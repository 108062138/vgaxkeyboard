==> flow/design.v <==
module player(
input wire clk,
input wire rst,
input wire [1:0] user,
input wire up,
input wire down,
input wire left,
input wire right,
input wire attack,
input wire [(HMAXTILE+1)*(VMAXTILE+1):0] walkAble,
output reg [3:0] curh,
output reg [3:0] curv,
output wire placeBomb,
output reg [3:0] numBomb
);
assign placeBomb = (nextNumBomb-1==numBomb)?1:0;
reg [3:0] nexth;
reg [3:0] nextv;
reg nextPlaceBomb;
parameter TOTALBOMB = 5;
parameter HMAXTILE = 9;
parameter VMAXTILE = 5;
parameter HMINTILE = 0;
parameter VMINTILE = 0;
parameter cntHead = 24;
reg [cntHead:0] walkCD;
always @(posedge clk) begin
    if(rst)begin
        walkCD <= 0;
    end else begin
        if(curh!=nexth || curv!=nextv)begin
            walkCD <= 0;
        end else begin
            if(walkCD=={(cntHead+1){1'b1}})begin 
                walkCD <= walkCD;
            end else begin
                walkCD <= walkCD + 1; 
            end
        end
    end
end
reg [cntHead:0] bombPlaceInterval;
always @(posedge clk) begin
    if(rst)begin
        bombPlaceInterval <= 0;
    end else begin
        if(nextNumBomb+1==numBomb)begin
            bombPlaceInterval <= 0;
        end else begin
            if(bombPlaceInterval=={(cntHead+1){1'b1}})begin 
                bombPlaceInterval <= bombPlaceInterval;
            end else begin
                bombPlaceInterval <= bombPlaceInterval + 1; 
            end
        end
    end
end
parameter bombHead = 25;
reg [bombHead:0] bombCD;
reg [3:0] nextNumBomb;
always @(posedge clk) begin
    if(rst)begin
        bombCD <= 0;
    end else begin
        if(numBomb==4'd10)begin
            bombCD <= 0;
        end else begin
            bombCD <= bombCD + 1;
        end
    end
end
always @(posedge clk) begin
    if(rst)begin
        numBomb <= 4'd10;
    end else begin
        numBomb <= nextNumBomb;
    end
end
always @(*) begin
    if(bombPlaceInterval>{(cntHead-2){1'b1}})begin
        if(attack)begin
            if(numBomb>0)begin
                nextNumBomb = numBomb - 1;
            end else begin
                nextNumBomb = numBomb;
            end
        end else begin
            if(bombCD=={(bombHead+1){1'b1}})begin
                if(numBomb<4'd10)begin
                    nextNumBomb = numBomb + 1;
                end else begin
                    nextNumBomb = numBomb;
                end
            end else begin
                nextNumBomb = numBomb;
            end
        end
    end else begin
        if(bombCD=={(bombHead+1){1'b1}})begin
            if(numBomb<4'd10)begin
                nextNumBomb = numBomb + 1;
            end else begin
                nextNumBomb = numBomb;
            end
        end else begin
            nextNumBomb = numBomb;
        end
    end
end
always @(posedge clk) begin
    if(rst)begin
        if(user==2'b00)begin
            curh <= 4'b1001;
        end else begin
            curh <= 4'b0000;
        end
    end else begin
        curh <= nexth;
    end
end
always @(*) begin
    if(walkCD[cntHead])begin
        if(left)begin
            if(curh<=HMINTILE)begin
                nexth = HMINTILE;
            end else begin
                if( walkAble[(HMAXTILE+1)*curv+curh-1] )begin
                    nexth = curh - 1;
                end else begin
                    nexth = curh;
                end
            end
        end else if(right)begin
            if(curh<HMAXTILE)begin
                if( walkAble[(HMAXTILE+1)*curv+curh+1] )begin
                    nexth = curh+1;
                end else begin
                    nexth = curh;
                end
            end else begin
                nexth = HMAXTILE;
            end
        end else begin
            nexth = curh;
        end
    end else begin
        nexth = curh;
    end
end
always @(posedge clk) begin
    if(rst)begin
        if(user==2'b00)begin
            curv <= 4'b0101;
        end else begin
            curv <= 4'b0000;
        end
    end else begin
        curv <= nextv;
    end
end
always @(*) begin
    if(walkCD[cntHead])begin
        if(down)begin
            if(curv<VMAXTILE)begin
                if( walkAble[(HMAXTILE+1)*(curv+1)+curh] )begin
                    nextv = curv+1;
                end else begin
                    nextv = curv;
                end
            end else begin
                nextv = VMAXTILE;
            end
        end else if(up)begin
            if(curv<=VMINTILE)begin
                nextv = VMINTILE;
            end else begin
                if( walkAble[(HMAXTILE+1)*(curv-1)+curh] )begin
                    nextv = curv-1;
                end else begin
                    nextv = curv;
                end
            end
        end else begin
            nextv = curv;
        end
    end else begin
        nextv = curv;
    end
end
endmodule
Tool chain data of player
What the tools print for player, step after step.
Lines are those of the file above, counted from 1.
Operators: Yosys type, input widths -> output width; for muxes data width and select width s.
Cell names lack the library's common part.
Not given: n/a

set-up
  top = player
  clock input = clk
  standard-cell library = sky130hd
  timing corner = tt_025C_1v80

Word level
Source: Yosys, flattened and elaborated, memories not mapped. Widths are those after wreduce. Registers that Yosys merges into a memory's read port (data or address) are not register bits. Print and check cells do not count. Equal cells are merged and count once.

storage and ports
  flip-flop bits (word level) = 88
  word-level cells = 73
  input port bits = 70

operators by class
  eq/ne operators = 8
  reduce/logical cells = 5
  order comparisons = 7
  shifts and indexed selects = 4
  $add $sub $neg = 16
  muxes and demuxes = 24
  $mul = 3

operators with widths
  operator               number
  $mul 3x32->31 const A  2
  $shiftx 61x32->1       3
  $mux 4                 22
  $add 32x4->32          2
  $shiftx 61x11->1       1
  $add 25x1->25 const B  2
  $eq 25x25->1 const B   2
  $sub 32x1->32 const B  1
  $eq 32x4->1            1
  $add 26x1->26 const B  1
  $eq 26x26->1 const B   1
  $gt 25x22->1 const B   1
  $mul 3x4->7 const A    1
  $add 4x1->5 const B    2
  $sub 4x1->5 const B    2
  $add 9x1->10 const B   1
  $add 8x4->9            1
  $add 4x1->4 const B    2
  $sub 4x1->4 const B    2
  $le 4x1->1 const B     2
  $lt 4x4->1 const B     2
  $ne 4x4->1             2
  $reduce_or 2->1        3
  $eq 5x4->1             1
  $gt 4x1->1 const B     1
  $lt 4x3->1 const B     1
  $eq 4x4->1 const B     1
  $mux 3                 1

Not listed: further kinds 3, cells in them 3.

Logic depth
Yosys ltp: most cells in a row. Word level: on the elaborated netlist, between registers, memories and ports. Mapped: between sequential cells and ports; inverters and the memories' decode and read muxes count.

depth
  word-level depth = 12
  ABC_AREA = 0
  gate-level depth with buffers = 17
  depth with buffers taken out = 15

Synthesis result
The flow's flattened synthesis, as Yosys stat reports it; memories are mapped. The netlist is that of the ABC_AREA named above (0 if unset); the other value can give another one.

cells by type
  type      number  total area (µm²)
  dfxtp_1   88      1,761.69
  mux4_2    42      945.907
  ha_1      39      487.968
  xnor2_1   47      411.645
  xor2_1    47      411.645
  nor2_1    74      277.766
  nand3_1   53      265.254
  nor3_1    49      245.235
  mux2i_1   23      230.221
  nor3_2    21      210.202
  nand2_1   51      191.434
  a21oi_1   34      170.163
  nand4_1   23      143.888
  inv_1     35      131.376
  fa_1      6       120.115
  nor4_1    17      106.352
  a211oi_1  13      97.594
  nor2b_1   14      87.584

Not listed: further types 66, cells in them 231.

mapped netlist
  flip-flops = 88
  mapped area = 8,008.9 µm²
  buffer cells = 44
  cell count = 907
  sequential part of the area = 1,761.7 µm²

Worst setup path after synthesis
OpenSTA on the mapped netlist: ideal clock, no wires. The path of least setup slack (recovery checks aside). Input and output delay are each 20% of the period. Register names are those of the netlist, which keeps one name where synthesis merged equal registers.

path post-synthesis
  kind = reg-to-reg
  from = register curv[0]
  to = register walkCD[10]
  slack = 207 ps
  delay of the path = 4,244 ps
  arrival time = 4,166 ps
  clock period = 4,450 ps
  launch time at the first pin = 0 ps
  buffers on the path = 2
  driving pins on the path = 16
  period reached after synthesis = 4,243 ps

"delay of the path" = arrival - input delay + setup time.
"driving pins on the path": output pins that drive a net of the path, with the launching flip-flop's if there is one; two outputs of one cell count as two.
"period reached after synthesis" = period - worst setup slack (recovery checks aside). The figure is calculated, with input and output delays left at 20% of the set period.
Between the ends stands the longest chain of elaborated cells between them, by number of cells; it is not shown to be the way that was timed. Of several equally long chains one is given.
A line is the first line of the expression or statement that the cell stems from. Yosys adds cells for indexed reads and writes and turns some case tables into memories.
At most two assigning lines are given for a register; there are more.

on the way, post-synthesis
  cells stage by stage = dfxtp_1 clkbuf_1 inv_1 ha_1 inv_1 ha_1 ha_1 fa_1 xnor2_1 or4bb_1 o211ai_1 o31ai_1 a311oi_1 o21ai_1 buf_2 nor3_1
  cells in the longest elaborated chain = 12

ends and longest elaborated chain, post-synthesis
  item                RTL line  source
  start: declaration  12        output reg [3:0] curv,
  start: assignment   153       curv <= 4'b0101;
  start: assignment   158       curv <= nextv;
  $mul 3x4->7         135       if( walkAble[(HMAXTILE+1)*curv+curh+1] )begin
  $add 8x4->9         135
  $add 9x1->10        135
  $shiftx 61x11->1    135
  $mux 4              135
  $mux 4              134       if(curh<HMAXTILE)begin
  $mux 4              133       end else if(right)begin
  $mux 4              123       if(left)begin
  $mux 4              122       if(walkCD[cntHead])begin
  $ne 4x4->1          31        if(curh!=nexth || curv!=nextv)begin
  $logic_or 1x1->1    31
  $reduce_or 2->1     n/a
  end: assignment     35        walkCD <= walkCD;
  end: assignment     37        walkCD <= walkCD + 1;
  end: declaration    26        reg [cntHead:0] walkCD;

Worst path after layout
Path of least setup slack in the final report of entry A (OpenROAD, finished layout, wires in). Where an end is a register, its clock arrival counts in the times.
The path's times are printed in steps of 10 ps; the period is the one set.

path after layout
  kind = reg-to-output
  from = register bombPlaceInterval[0]
  to = output port placeBomb
  arrival time = 3,230 ps
  clock period = 5,100 ps
  buffers on the path = 3
  slack = 850 ps
  launch time at the first pin = 340 ps
  driving pins on the path = 15

Between the ends stands the longest chain of elaborated cells between them, by number of cells; it is not shown to be the way that was timed. Of several equally long chains one is given.
At most two assigning lines are given for a register; there are more.

on the way, after layout
  cells stage by stage = dfxtp_2 ha_4 nand2b_1 or4_4 o21ai_4 buf_6 o211a_4 nor2_2 xnor2_2 buf_4 ha_4 o31ai_2 o22ai_1 nor4_2 buf_2
  cells in the longest elaborated chain = 5

ends and longest elaborated chain, after layout
  item                RTL line  source
  start: declaration  42        reg [cntHead:0] bombPlaceInterval;
  start: assignment   51        bombPlaceInterval <= bombPlaceInterval;
  start: assignment   53        bombPlaceInterval <= bombPlaceInterval + 1;
  $gt 25x22->1        80        if(bombPlaceInterval>{(cntHead-2){1'b1}})begin
  $mux 4              80
  $sub 4x1->5         16        assign placeBomb = (nextNumBomb-1==numBomb)?1:0;
  $eq 32x4->1         16
  $mux 1              16
  end: declaration    13        output wire placeBomb,

Subject: flow runs of player

Hi,

Below are 2 stored runs of the flow (Yosys, OpenROAD; platform sky130hd) on player, each with its settings and what was measured, unordered. Constraints: input delay and output delay 20% of the set period each, output load 0.01 pF.
"achieved clock period" = clock period - worst setup slack. The figure is calculated, with input and output delays left at 20% of the set period.
By "worst setup path time" is meant the share of the clock period that the worst setup path is allowed (20% is reserved at inputs, 20% at outputs), minus its slack. Clock arrival times at its registers enter into it.
By "power" is meant OpenSTA's value without simulated activity: inputs other than the clock are taken to toggle once in ten clock periods, and the tool carries that through the logic.
"worst setup path time" is given in steps of 10 ps.

Entry A
==> flow/run.sh <==
#!/bin/bash
# the make line also repeats the synthesis and layout settings of config.mk as NAME=value (left out here)
make -C /OpenROAD-flow-scripts/flow DESIGN_CONFIG=/design/flow/config.mk WORK_HOME=/design/flow/orfs CLKGATE_MAP_FILE= finish
==> flow/config.mk <==
export PLATFORM = sky130hd
export DESIGN_NAME = player
export DESIGN_NICKNAME = player
export VERILOG_FILES = /design/flow/design.v
export SDC_FILE = /design/flow/constraint.sdc
export NUM_CORES = 4
export LEC_CHECK = 0
export CAP_MARGIN = 20
export CORE_MARGIN = 2
export CORE_UTILIZATION = 40
export SETUP_SLACK_MARGIN = 0.85
export SLEW_MARGIN = 20
==> flow/constraint.sdc <==
create_clock -name core_clock -period 5.1 [get_ports {clk}]
set_input_delay 1.0200 -clock core_clock [delete_from_list [all_inputs] [get_ports {clk}]]
set_output_delay 1.0200 -clock core_clock [all_outputs]
set_load 0.01 [all_outputs]

==> results of entry A <==
chip area after synthesis (Yosys): 8,008.9 µm²
die area: 21,170.2 µm²
standard-cell area of the final layout: 9,970.8 µm²
utilization: 51.1%
worst setup slack after layout: 846 ps
total negative slack: 0 ps
worst hold slack: 465 ps
power: 2.287 mW
achieved clock period: 4,254 ps
worst setup path time: 3,230 ps
worst setup path kind: reg-to-output

Entry B
==> flow/run.sh <==
#!/bin/bash
# the make line also repeats the synthesis and layout settings of config.mk as NAME=value (left out here)
make -C /OpenROAD-flow-scripts/flow DESIGN_CONFIG=/design/flow/config.mk WORK_HOME=/design/flow/orfs CLKGATE_MAP_FILE= finish
==> flow/config.mk <==
export PLATFORM = sky130hd
export DESIGN_NAME = player
export DESIGN_NICKNAME = player
export VERILOG_FILES = /design/flow/design.v
export SDC_FILE = /design/flow/constraint.sdc
export NUM_CORES = 4
export LEC_CHECK = 0
export CAP_MARGIN = 20
export CELL_PAD_IN_SITES_GLOBAL_PLACEMENT = 2
export CORE_ASPECT_RATIO = 1.63
export CORE_MARGIN = 2
export CORE_UTILIZATION = 46
export PLACE_DENSITY = 0.38
export SLEW_MARGIN = 20
==> flow/constraint.sdc <==
create_clock -name core_clock -period 4.48 [get_ports {clk}]
set_input_delay 0.8960 -clock core_clock [delete_from_list [all_inputs] [get_ports {clk}]]
set_output_delay 0.8960 -clock core_clock [all_outputs]
set_load 0.01 [all_outputs]

==> results of entry B <==
chip area after synthesis (Yosys): 8,008.9 µm²
die area: 18,513.6 µm²
standard-cell area of the final layout: 9,653.0 µm²
utilization: 56.5%
worst setup slack after layout: 154 ps
total negative slack: 0 ps
worst hold slack: 466 ps
power: 2.581 mW
achieved clock period: 4,326 ps
worst setup path time: 3,430 ps
worst setup path kind: reg-to-output

Regards
